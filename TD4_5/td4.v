==> flow/design.v <==
`timescale 1ns / 1ps
module td4_top (
    output [3:0] clck,
	output [3:0] led,
	input RESET,
	input [3:0] IN,
	output [2:0] CS
	);
	assign CS=3'b110;
	reg [27:0] count;
	wire td4_CLOCK;
	wire [3:0] OUT;
	OSCH #( .NOM_FREQ("2.08")) IOSC
        (
          .STDBY(1'b0),
          .OSC(clk),
          .SEDSTDBY()
        );
     always @ (posedge clk)
     begin
		count = count+1;
     end
     assign td4_CLOCK = ~count[20];
	 assign clck = ~count[23:20];
	 assign led = ~OUT;
	 td4_logic td4(td4_CLOCK, RESET, IN, OUT);
endmodule
module td4_logic(
           input CLOCK,
           input RESET,
           input [3:0] IN,
           output reg [3:0] OUT
           );
   reg [3:0] A, B;  
   reg [3:0] PC;  
   reg [7:0] ROM [15:0];  
   reg C;  
   wire Cnext;
   wire [3:0] OP;  
   wire [3:0] IM;  
   wire [3:0] CHANNEL;  
   wire [3:0] ALU;
   wire LOAD0, LOAD1, LOAD2, LOAD3;
   wire SELECT_A, SELECT_B;
   assign IM = ROM[PC][3:0];
   assign OP = ROM[PC][7:4];
   always @(posedge CLOCK) begin
      C   <= ~RESET ? 0 :  Cnext;
      A   <= ~RESET ? 0 : ~LOAD0 ? ALU : A;
      B   <= ~RESET ? 0 : ~LOAD1 ? ALU : B;
      OUT <= ~RESET ? 0 : ~LOAD2 ? ALU : OUT;
      PC  <= ~RESET ? 0 : ~LOAD3 ? ALU : PC + 1;
   end
   assign SELECT_A = OP[0] | OP[3];
   assign SELECT_B = OP[0];
   assign LOAD0 =  OP[2] |  OP[3];
   assign LOAD1 = ~OP[2] |  OP[3];
   assign LOAD2 =  OP[2] | ~OP[3];
   assign LOAD3 = ~OP[2] | ~OP[3] | (~OP[0] & C);
   assign CHANNEL = (~SELECT_B & ~SELECT_A) ? A :
                    (~SELECT_B &  SELECT_A) ? B :
                    ( SELECT_B & ~SELECT_A) ? IN :
                    4'b0000;
   assign {Cnext, ALU} = CHANNEL + IM;
   initial begin
      ROM[0] =  ((8'b10110000)+(4'b0111&4'hf));   
      ROM[1] =  ((8'b00000000)+(4'b0001&4'hf));
      ROM[2] =  ((8'b11100000)+(4'b0001&4'hf));   
      ROM[3] =  ((8'b00000000)+(4'b0001&4'hf));
      ROM[4] =  ((8'b11100000)+(4'b0011&4'hf));   
      ROM[5] =  ((8'b10110000)+(4'b0110&4'hf));   
      ROM[6] =  ((8'b00000000)+(4'b0001&4'hf));
      ROM[7] =  ((8'b11100000)+(4'b0110&4'hf));   
      ROM[8] =  ((8'b00000000)+(4'b0001&4'hf));
      ROM[9] =  ((8'b11100000)+(4'b1000&4'hf));   
      ROM[10] = ((8'b10110000)+(4'b0000&4'hf));   
      ROM[11] = ((8'b10110000)+(4'b0100&4'hf));   
      ROM[12] = ((8'b00000000)+(4'b0001&4'hf));
      ROM[13] = ((8'b11100000)+(4'b1010&4'hf));   
      ROM[14] = ((8'b10110000)+(4'b1000&4'hf));   
      ROM[15] = ((8'b11110000)+(4'b1111&4'hf));   
   end
endmodule
==> Tool chain data of td4_logic <==
Tool output for the design above, in the order of the flow.
Lines are those of the file above, counted from 1.
Cell names lack the library's common part.
{ "inputs": {"design": "td4_logic", "clock": "CLOCK", "lib": "sky130hd", "corner": "tt_025C_1v80"} }

==> Word-level counts <==
Source: Yosys, flattened and elaborated, memories not mapped. Widths are those after wreduce. Print and check cells do not count. Equal cells are merged and count once.
Memory sizes are those after Yosys's memory passes, which may raise the word count (mostly to a power of two), join words into wider ones and drop unused or constant bits.
{ "bits": {"mem_bits_ro": 128, "regBits": 17, "mem_count": 1, "output_inout_bits": 4, "input_bits": 6, "clocked_rd_ports_x_width": 8} }
{ "mem_list": {"columns": ["name", "words", "width", "read_ports", "wr", "line_no", "rtl"], "rows": [
  ["ROM", 16, 8, 1, 0, 36, "reg [7:0] ROM [15:0];"]
]} }
{ "classes": {"n_mux": 5, "bitwise": 14, "add_sub_neg": 2} }
{ "op_table": {"columns": ["operator", "count"], "rows": [
  ["two-way mux 4 bit", 5],
  ["bitwise OR 1 bit", 6],
  ["adder 4 x 4 -> 5 bit", 1],
  ["bitwise AND 1 bit", 4],
  ["NOT 1 bit", 4],
  ["adder 4 x 1 -> 4 bit with constant B", 1]
]} }

==> Depth <==
Longest topological path by Yosys (ltp), each cell counted once; first at word level (registers and memories cut), then after technology mapping (sequential cells cut; the memories' decode and read muxes count).
{ "depth": {"word_depth": 9, "abc_area": 0, "mapped_depth": 11, "mapped_depth_nobuf": 9} }

==> After synthesis <==
Source: synth_stat.txt of the flow (Yosys; design flattened, memories mapped). It holds for the ABC_AREA given above (unset counts as 0); a run with the other value may have another netlist.
Totals and module areas in this step are rounded.
{ "synth_totals": {"stdcells": 134, "area_um2": 1250, "seq_area_um2": 480, "flip_flops": 24} }
{ "types": {"columns": ["cell_type", "count", "area_total_um2"], "rows": [
  ["dfxtp_1", 24, 480.461],
  ["mux2i_1", 10, 100.096],
  ["ha_1", 5, 62.56],
  ["and2_1", 8, 50.048],
  ["o21ai_0", 10, 50.048],
  ["nand2_1", 10, 37.536],
  ["xnor2_1", 4, 35.034],
  ["nor2b_1", 5, 31.28],
  ["nor2_1", 8, 30.029],
  ["o211a_1", 3, 30.029],
  ["a221oi_4", 1, 26.275],
  ["inv_1", 6, 22.522],
  ["fa_1", 1, 20.019],
  ["nand2b_1", 3, 18.768],
  ["xor2_1", 2, 17.517],
  ["a2111oi_2", 1, 15.014],
  ["a21boi_0", 2, 15.014],
  ["clkbuf_1", 4, 15.014]
]} }
Other cell types: 22; their cells: 27.

==> Worst setup path after synthesis <==
Source: OpenSTA report_checks on the synthesized netlist (no wires, ideal clock, input and output delay 20% of the period each), path of least setup slack; recovery checks are left aside. Register names are those of the netlist, which keeps one name where synthesis merged equal registers.
{ "synth_path": {"path_kind": "reg2reg", "start": "reg (no name shown)", "end": "reg (no name shown)", "path_buffers": 2, "t_first_pin_ns": 0.000, "path_delay_ns": 2.532, "clock_period_ns": 4.14, "t_required_ns": 4.049, "stages": 12, "t_arrival_ns": 2.441, "setup_time_ns": 0.091, "path_slack_ns": 1.608, "synth_period_reached_ns": 2.532} }
"path_delay_ns" is the arrival time less input delay plus setup time.
"stages": output pins that drive a net of the path, with the launching flip-flop's if there is one; two outputs of one cell count as two.
"synth_period_reached_ns" is the clock period less the worst setup slack; recovery checks do not enter. This is arithmetic on one report: input and output delays are still those of the set period (20% each).
{ "synth_between": {"cell_sequence": "dfxtp_1 -> buf_1 -> mux2i_1 -> nor2_1 -> ha_1 -> inv_1 -> fa_1 -> nand2b_1 -> mux2i_2 -> buf_6 -> nor2_1 -> a311oi_1"} }
Chain of elaborated cells between the ends: none given.

==> Timing after layout <==
Path of least setup slack in the final report of record 1 (OpenROAD, finished layout, wires in). Where an end is a register, its clock arrival counts in the times.
{ "layout_path": {"path_kind": "reg2reg", "start": "reg (no name shown)", "end": "reg (no name shown)", "t_required_ns": 2.73, "t_first_pin_ns": 0.27, "setup_time_ns": 0.10, "path_buffers": 1, "path_slack_ns": 0.17, "stages": 10, "t_arrival_ns": 2.56, "clock_period_ns": 2.57} }
{ "layout_between": {"cell_sequence": "dfxtp_1 -> buf_4 -> mux2i_1 -> nor2_1 -> ha_1 -> a21oi_1 -> and2_1 -> a221oi_4 -> a211o_1 -> o211a_1"} }
Chain of elaborated cells between the ends: none given.

td4_logic through Yosys and OpenROAD on sky130hd: 2 stored runs, unordered, with their settings and measured results. The constraints put input and output delay at 20% of the set period each and load the outputs with 0.01 pF.
"worst_setup_path_time_ns" = time allowed to the worst setup path (clock period - input delay - output delay, where it has them) - its slack; a late launch clock adds to it, a late capture clock takes from it.
Values from the reports are rounded here.
[
  {
    "run": "record 1",
    "settings": { "period_ns": 2.57, "CORE_UTILIZATION": 15, "CAP_MARGIN": 20, "CORE_MARGIN": 2, "SLEW_MARGIN": 20 },
    "results": { "synthArea_um2": 1250, "dieArea_um2": 9060, "final_stdcell_area_um2": 1560, "worst_setup_slack_ns": 0.169, "worst_setup_path_time_ns": 2.40, "path_kind": "reg2reg" }
  },
  {
    "run": "record 2",
    "settings": { "period_ns": 1.67, "CORE_UTILIZATION": 51, "SETUP_SLACK_MARGIN": -0.13, "PLACE_DENSITY": 0.69, "HOLD_SLACK_MARGIN": 0.04, "CELL_PAD_IN_SITES_GLOBAL_PLACEMENT": 3, "CELL_PAD_IN_SITES_DETAIL_PLACEMENT": 0, "TNS_END_PERCENT": 55, "ABC_AREA": 1, "CTS_CLUSTER_DIAMETER": 261, "CAP_MARGIN": 10, "MIN_ROUTING_LAYER": "met1", "MAX_ROUTING_LAYER": "met4", "CORE_MARGIN": 2, "SLEW_MARGIN": 20 },
    "outcome": "unfinished; error GPL-0301 in placement"
  }
]
