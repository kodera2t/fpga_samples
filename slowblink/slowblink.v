==> flow/design.v <==
module slow_blink(ck, led, CS);
input ck;
output reg [7:0] led;
output reg [2:0] CS;
reg [23:0] reg_cnt;
reg [2:0] func_cnt;
initial reg_cnt<=0;
initial func_cnt<=0;
always @( posedge ck ) begin
	reg_cnt <= reg_cnt+1'b1;
	if(reg_cnt == 'hffffff)begin
		func_cnt <= func_cnt+1;
		case(func_cnt)
			0: CS=3'b110;
			1: CS=3'b101;
			2: CS=3'b011;
			3: CS=3'b110;
			default:CS=3'b011;
		endcase		
		led<=~led;		
	end
end
endmodule
* Step by step through the tools: slow_blink
Tool output for the design above, in the order of the flow.
Lines are those of the file above, counted from 1.
Cell names lack the library's common part.
A cell with -- has no value.
- Design top :: slow_blink
- Clock input :: ck
- Library :: sky130hd
- Corner :: tt_025C_1v80

* Elaborated design
Counts by Yosys on the flattened word-level netlist (proc, flatten, opt, wreduce; memories kept). Register bits leave out memories and registers merged into their read ports (data or address); mux counts leave out enables and synchronous resets folded into registers. Print and check cells are left out. Cells with the same type and inputs are merged into one.
- $add $sub $neg :: 2
- Equality and inequality tests :: 3
- Muxes and demuxes :: 1
- Bitwise gates (word level) :: 1
- Reduce/logical cells :: 2
** Operator list (count)
- 24-bit by 1-bit adder with 24-bit output (second input constant) :: 1
- 24-bit equality test (second input constant) :: 1
- 8-bit inverter :: 1
- 3-bit parallel mux with 2-bit select :: 1
- 3-bit by 1-bit adder with 3-bit output (second input constant) :: 1
- 3-bit by 1-bit equality test with 1-bit output (second input constant) :: 1
- 3-bit by 2-bit equality test with 1-bit output (second input constant) :: 1
- 3-bit logical NOT :: 1
- 2-bit OR reduction :: 1
- Register bits after elaboration :: 38
- Input port bits :: 1
- Output and inout bits :: 11
- Word-level cells :: 13

* Logic depth
Longest topological path by Yosys (ltp), each cell counted once; first at word level (registers and memories cut), then after technology mapping (sequential cells cut; the memories' decode and read muxes count).
- Depth after elaboration :: 3
- ABC_AREA :: 0
- Gate-level depth with buffers :: 5
- Mapped depth without buffers :: 5

* After synthesis
Source: synth_stat.txt of the flow (Yosys; design flattened, memories mapped). It holds for the ABC_AREA given above (unset counts as 0); a run with the other value may have another netlist.
- Standard cells after synthesis :: 123
- Synthesis area :: 1500.2 um^2
- Sequential area :: 900.9 um^2
- Flip-flop cells :: 38
- Buffer cells :: 0
** Cells by type
- dfxtp_1 :: count 24, area in all 480.461 um^2
- edfxtp_1 :: count 14, area in all 420.403 um^2
- xnor2_1 :: count 15, area in all 131.376 um^2
- ha_1 :: count 5, area in all 62.56 um^2
- xor2_1 :: count 7, area in all 61.309 um^2
- nand3_1 :: count 10, area in all 50.048 um^2
- inv_1 :: count 13, area in all 48.797 um^2
- nand2_1 :: count 12, area in all 45.043 um^2
- nor4_4 :: count 2, area in all 42.541 um^2
- nand4_2 :: count 2, area in all 25.024 um^2
- nor2_1 :: count 6, area in all 22.522 um^2
- nand4_4 :: count 1, area in all 21.27 um^2
- nand4_1 :: count 3, area in all 18.768 um^2
- and3_1 :: count 2, area in all 12.512 um^2
- nor4_2 :: count 1, area in all 12.512 um^2
- nor3_2 :: count 1, area in all 10.01 um^2
- and4_1 :: count 1, area in all 8.758 um^2
- a21o_1 :: count 1, area in all 7.507 um^2
Other cell types: 3; their cells: 3.

* Timing after synthesis
Source: OpenSTA report_checks on the synthesized netlist (no wires, ideal clock, input and output delay 20% of the period each), path of least setup slack; recovery checks are left aside. Register names are those of the netlist, which keeps one name where synthesis merged equal registers.
- Path type :: reg-to-reg
- Start :: register reg_cnt[3]
- End :: register CS[0]
- Period :: 2650 ps
- Setup time :: 366 ps
- Time at the first pin :: 0 ps
- Arrival :: 1456 ps
- Path slack :: 827 ps
- Delay of the path :: 1822 ps
- Stages on the path :: 4
- Path buffers :: 0
- Period reached after synthesis :: 1823 ps
"delay of the path" is the arrival time less input delay plus setup time.
"stages on the path": output pins that drive a net of the path, with the launching flip-flop's if there is one; two outputs of one cell count as two.
"period reached after synthesis" is the clock period less the worst setup slack; recovery checks do not enter. This is arithmetic on one report: input and output delays are still those of the set period (20% each).
Between the ends stands the longest chain of elaborated cells between them, by number of cells; it is not shown to be the way that was timed. Of several equally long chains one is given.
Each line given opens the expression or statement behind the cell; cells for indexed reads and writes are added by Yosys, which also makes memories of some case tables.
At most two assigning lines are given for a register; there are more.
- Cells stage by stage :: dfxtp_1 nand4_4 nor4_4 and3_1
- Length of the longest elaborated chain :: 1
** Ends and longest elaborated chain, post-synthesis
- start: declaration :: line 5 : reg [23:0] reg_cnt;
- start: assignment :: line 10 : reg_cnt <= reg_cnt+1'b1;
- 24-bit equality test :: line 11 : if(reg_cnt == 'hffffff)begin
- end: assignment :: line 14 : 0: CS=3'b110;
- end: assignment :: line 15 : 1: CS=3'b101;
- end: declaration :: line 4 : output reg [2:0] CS;

* Timing after layout
From the final timing report of run 2: the path of least setup slack in the routed layout; clock arrival at registers is part of the times.
The path's times are printed in steps of 10 ps; the period is the one set.
- Path type :: reg-to-reg
- Start :: register reg_cnt[3]
- End :: register led[0]
- Period :: 1960 ps
- Setup time :: 290 ps
- Time at the first pin :: 340 ps
- Arrival :: 1730 ps
- Path slack :: 280 ps
- Stages on the path :: 5
- Path buffers :: 1
Between the ends stands the longest chain of elaborated cells between them, by number of cells; it is not shown to be the way that was timed. Of several equally long chains one is given.
- Cells stage by stage :: dfxtp_1 nand4_4 nor4_4 and3_1 buf_4
- Length of the longest elaborated chain :: 1
** Ends and longest elaborated chain, post-layout
- start: declaration :: line 5 : reg [23:0] reg_cnt;
- start: assignment :: line 10 : reg_cnt <= reg_cnt+1'b1;
- 24-bit equality test :: line 11 : if(reg_cnt == 'hffffff)begin
- end: assignment :: line 20 : led<=~led;
- end: declaration :: line 3 : output reg [7:0] led;

Measured results for slow_blink: 2 stored runs of the Yosys and OpenROAD flow on sky130hd. The settings differ; the order carries no meaning. The constraints put input and output delay at 20% of the set period each and load the outputs with 0.01 pF.
"critical path time" = time allowed to the worst setup path (clock period - input delay - output delay, where it has them) - its slack; a late launch clock adds to it, a late capture clock takes from it.
By "total power of the final layout" is meant OpenSTA's value without simulated activity: inputs other than the clock are taken to toggle once in ten clock periods, and the tool carries that through the logic.
"critical path time" is given in steps of 10 ps.

* Run 1
** Files
==> flow/run.sh <==
#!/bin/bash
# the make line also repeats the synthesis and layout settings of config.mk as NAME=value (left out here)
make -C /OpenROAD-flow-scripts/flow DESIGN_CONFIG=/design/flow/config.mk WORK_HOME=/design/flow/orfs CLKGATE_MAP_FILE= finish
==> flow/config.mk <==
export PLATFORM = sky130hd
export DESIGN_NAME = slow_blink
export DESIGN_NICKNAME = slow_blink
export VERILOG_FILES = /design/flow/design.v
export SDC_FILE = /design/flow/constraint.sdc
export NUM_CORES = 4
export LEC_CHECK = 0
export CAP_MARGIN = 20
export CELL_PAD_IN_SITES_DETAIL_PLACEMENT = 2
export CELL_PAD_IN_SITES_GLOBAL_PLACEMENT = 2
export CORE_ASPECT_RATIO = 0.74
export CORE_MARGIN = 2
export CORE_UTILIZATION = 66
export PLACE_DENSITY_LB_ADDON = 0.08
export SETUP_SLACK_MARGIN = 0.12
export SLEW_MARGIN = 0
export TNS_END_PERCENT = 75
==> flow/constraint.sdc <==
create_clock -name core_clock -period 2.57 [get_ports {ck}]
set_input_delay 0.5140 -clock core_clock [delete_from_list [all_inputs] [get_ports {ck}]]
set_output_delay 0.5140 -clock core_clock [all_outputs]
set_load 0.01 [all_outputs]
** Results
Not finished: placement ended with error FLW-0024.

* Run 2
** Files
==> flow/run.sh <==
#!/bin/bash
# the make line also repeats the synthesis and layout settings of config.mk as NAME=value (left out here)
make -C /OpenROAD-flow-scripts/flow DESIGN_CONFIG=/design/flow/config.mk WORK_HOME=/design/flow/orfs CLKGATE_MAP_FILE= finish
==> flow/config.mk <==
export PLATFORM = sky130hd
export DESIGN_NAME = slow_blink
export DESIGN_NICKNAME = slow_blink
export VERILOG_FILES = /design/flow/design.v
export SDC_FILE = /design/flow/constraint.sdc
export NUM_CORES = 4
export LEC_CHECK = 0
export ABC_AREA = 0
export CAP_MARGIN = 40
export CELL_PAD_IN_SITES_GLOBAL_PLACEMENT = 0
export CORE_MARGIN = 2
export CORE_UTILIZATION = 41
export CTS_CLUSTER_DIAMETER = 299
export CTS_CLUSTER_SIZE = 64
export GPL_ROUTABILITY_DRIVEN = 1
export MIN_ROUTING_LAYER = met1
export PLACE_DENSITY_LB_ADDON = 0.03
export SETUP_SLACK_MARGIN = -0.16
export SLEW_MARGIN = 20
==> flow/constraint.sdc <==
create_clock -name core_clock -period 1.96 [get_ports {ck}]
set_input_delay 0.3920 -clock core_clock [delete_from_list [all_inputs] [get_ports {ck}]]
set_output_delay 0.3920 -clock core_clock [all_outputs]
set_load 0.01 [all_outputs]
** Results
- Total power of the final layout :: 1.408 mW
- Mapped cell area after synthesis :: 1500.2 um^2
- Setup slack of the critical path :: 278 ps
- Die size :: 4159.0 um^2
- Utilization of the finished layout :: 0.521
- Critical path time :: 1680 ps
- Class of the worst setup path :: reg-to-reg
